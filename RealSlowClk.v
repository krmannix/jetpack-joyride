==> flow/design.v <==
module RealSlowClk(i_clk , o_clk) ;
	input i_clk;
	output reg o_clk;
	reg [12:0] count;
	always @ (posedge i_clk) begin
		count <= count + 1 'b1;
		if (count >= 4096)
			o_clk <= 1;
		else
			o_clk <= 0;
	end
endmodule
-- Tool chain data of RealSlowClk
What the tools print for RealSlowClk, step after step.
Line numbers count from 1 in the design file above.
Operators: Yosys type, input widths -> output width; for muxes data width and select width s.
Library cell names are shortened.
Not given: -
- top module: RealSlowClk
- clock input: i_clk
- library: sky130hd
- corner: tt_025C_1v80

-- Word-level counts
Yosys after proc, flatten, opt, wreduce and memory -nomap, before mapping. Enables and synchronous resets that opt folds into registers are not counted as muxes. Memory bits, and registers merged into a memory's read port (data or address), are not among the register bits. Print and check cells are not counted. Equal cells are merged and count once.
- noted bits in read-only memories: 0
- word-level cells: 5
- noted memory cells: 0
- output and inout bits at 1
- input port bits at 1
- word width x clocked read ports at 0
- flip-flop bits (word level): 14
- memory bits (writable) at 0
- bits in latches at 0
- multiplexer cells at 1
- noted bitwise logic cells: 0
- equal/unequal tests: 0
- div/mod/pow operators: 0
- noted shifts and indexed selects: 0
- reductions and logical operators: 0
- noted multipliers: 0
- noted magnitude comparators: 1
- add/sub/neg operators at 1
- operator list (cell ; count):
    $add 13x1->13 const B ; 1
    $ge 13x13->1 const B ; 1
    $mux 1 ; 1

-- Depth
Yosys ltp: most cells in a row. Word level: on the elaborated netlist, between registers, memories and ports. Mapped: between sequential cells and ports; inverters and the memories' decode and read muxes count.
- depth in word-level cells at 2
- ABC_AREA: 0
- noted depth in mapped cells: 4
- mapped depth without buffers at 4

-- Synthesis result
The flow's flattened synthesis, as Yosys stat reports it; memories are mapped. The netlist is that of the ABC_AREA named above (0 if unset); the other value can give another one.
Totals and module areas in this step are rounded.
- cell types (type ; count ; area in all (um^2)):
    dfxtp_1 ; 14 ; 280.269
    xnor2_1 ; 6 ; 52.55
    xor2_1 ; 5 ; 43.792
    ha_1 ; 2 ; 25.024
    nand4_1 ; 4 ; 25.024
    nand3_1 ; 3 ; 15.014
    and3_1 ; 2 ; 12.512
    nand4_2 ; 1 ; 12.512
    inv_1 ; 3 ; 11.261
    nor3_1 ; 2 ; 10.01
    and4_1 ; 1 ; 8.758
    nand2_1 ; 2 ; 7.507
    nor2_1 ; 2 ; 7.507
    clkbuf_1 ; 1 ; 3.754
- mapped cells: 48
- chip area (Yosys): 520 um^2
- buffers: 1
- noted flip-flop cells: 14

-- Timing after synthesis
OpenSTA on the mapped netlist: ideal clock, no wires. The path of least setup slack (recovery checks aside). Input and output delay are each 20% of the period. Register names are those of the netlist, which keeps one name where synthesis merged equal registers.
- path type: reg2reg
- start point: register count[0]
- end point: register count[10]
- data required time at 1.178 ns
- setup slack at 0.115 ns
- noted library setup time: 0.072 ns
- time at the first pin at 0.000 ns
- period at 1.25 ns
- noted stages: 5
- noted arrival: 1.063 ns
- noted path delay: 1.135 ns
- synthesis period reached: 1.135 ns
"path delay" is the arrival time less input delay plus setup time.
"stages": output pins that drive a net of the path, with the launching flip-flop's if there is one; two outputs of one cell count as two.
"synthesis period reached" = period - worst setup slack (recovery checks aside). The figure is calculated, with input and output delays left at 20% of the set period.
Between the ends stands the longest chain of elaborated cells between them, by number of cells; it is not shown to be the way that was timed. Of several equally long chains one is given.
A line is the first line of the expression or statement that the cell stems from. Yosys adds cells for indexed reads and writes and turns some case tables into memories.
- cell sequence: dfxtp_1 -> ha_1 -> nand4_2 -> nor3_1 -> xor2_1
- length of the longest elaborated chain: 1
- elaborated cells on any way between the ends: 1
- noted RTL lines with such cells: 1
- classes of those cells: add/sub (1)
- RTL lines, path post-synthesis (what ; line ; text):
    start: declaration ; 4 ; reg [12:0] count;
    start: assignment ; 6 ; count <= count + 1 'b1;
    $add 13x1->13 ; 6 ;
    end: assignment ; 6 ;
    end: declaration ; 4 ;

-- Path in the finished layout
Path of least setup slack in the final report of entry A (OpenROAD, finished layout, wires in). Where an end is a register, its clock arrival counts in the times.
- path type: reg2out
- start point: register o_clk
- end point: output port o_clk
- time at the first pin at 0.28 ns
- period at 1.56 ns
- noted arrival: 1.12 ns
- data required time at 1.25 ns
- setup slack at 0.13 ns
- noted output delay: 0.31 ns
- noted stages: 2
- cell sequence: dfxtp_1 -> clkdlybuf4s50_1
- length of the longest elaborated chain: 0
- elaborated cells on any way between the ends: 0
- noted RTL lines with such cells: 0
- RTL lines, path post-layout (what ; line ; text):
    start: declaration ; 3 ; output reg o_clk;
    start: assignment ; 8 ; o_clk <= 1;
    start: assignment ; 10 ; o_clk <= 0;
    end: declaration ; 3 ;

Data sheet: physical implementation of RealSlowClk

2 stored runs of RealSlowClk in the flow (synthesis by Yosys, layout by OpenROAD, sky130hd cells), in arbitrary order. Constraints: input delay and output delay 20% of the set period each, output load 0.01 pF.
"period reached": clock period set for the run, less the worst setup slack. It is reckoned from that one timing run; input and output delays stay at 20% of the period that was set.
"time of the worst setup path" means the part of the period allowed to the worst setup path (the constraints hold back 20% at inputs and 20% at outputs) less its slack; where the path has registers, the arrival times of their clocks count too.
"total power after layout": no workload was simulated; the value follows from the tool's default switching activity.
Measured values are rounded.

Entry A
Settings were period_ns = 1.56; CORE_UTILIZATION = 38; HOLD_SLACK_MARGIN = 0.21; CORE_ASPECT_RATIO = 1.5; CORE_MARGIN = 8; CELL_PAD_IN_SITES_DETAIL_PLACEMENT = 2; CTS_CLUSTER_SIZE = 46; CAP_MARGIN = 20; SLEW_MARGIN = 20
- final design utilization: 45%
- time of the worst setup path: 1.12 ns
- worst path kind: reg2out
- full die area: 2800 um^2
- noted the netlist area reported by Yosys: 520 um^2
- worst hold slack after layout: 0.37 ns
- noted the period reached: 1.428 ns
- standard-cell area after layout: 580 um^2
- setup slack of the critical path: 0.13 ns
- noted the total power after layout: 0.00061 W
- setup total negative slack at 0.000 ns

Entry B
Settings were period_ns = 1.53; CORE_UTILIZATION = 51; PLACE_DENSITY_LB_ADDON = 0.23; CORE_MARGIN = 3; TNS_END_PERCENT = 65; GPL_TIMING_DRIVEN = 1; GPL_ROUTABILITY_DRIVEN = 0; MAX_ROUTING_LAYER = met4; CAP_MARGIN = 20; SLEW_MARGIN = 20
- unfinished; error PDN-0185 in floorplanning
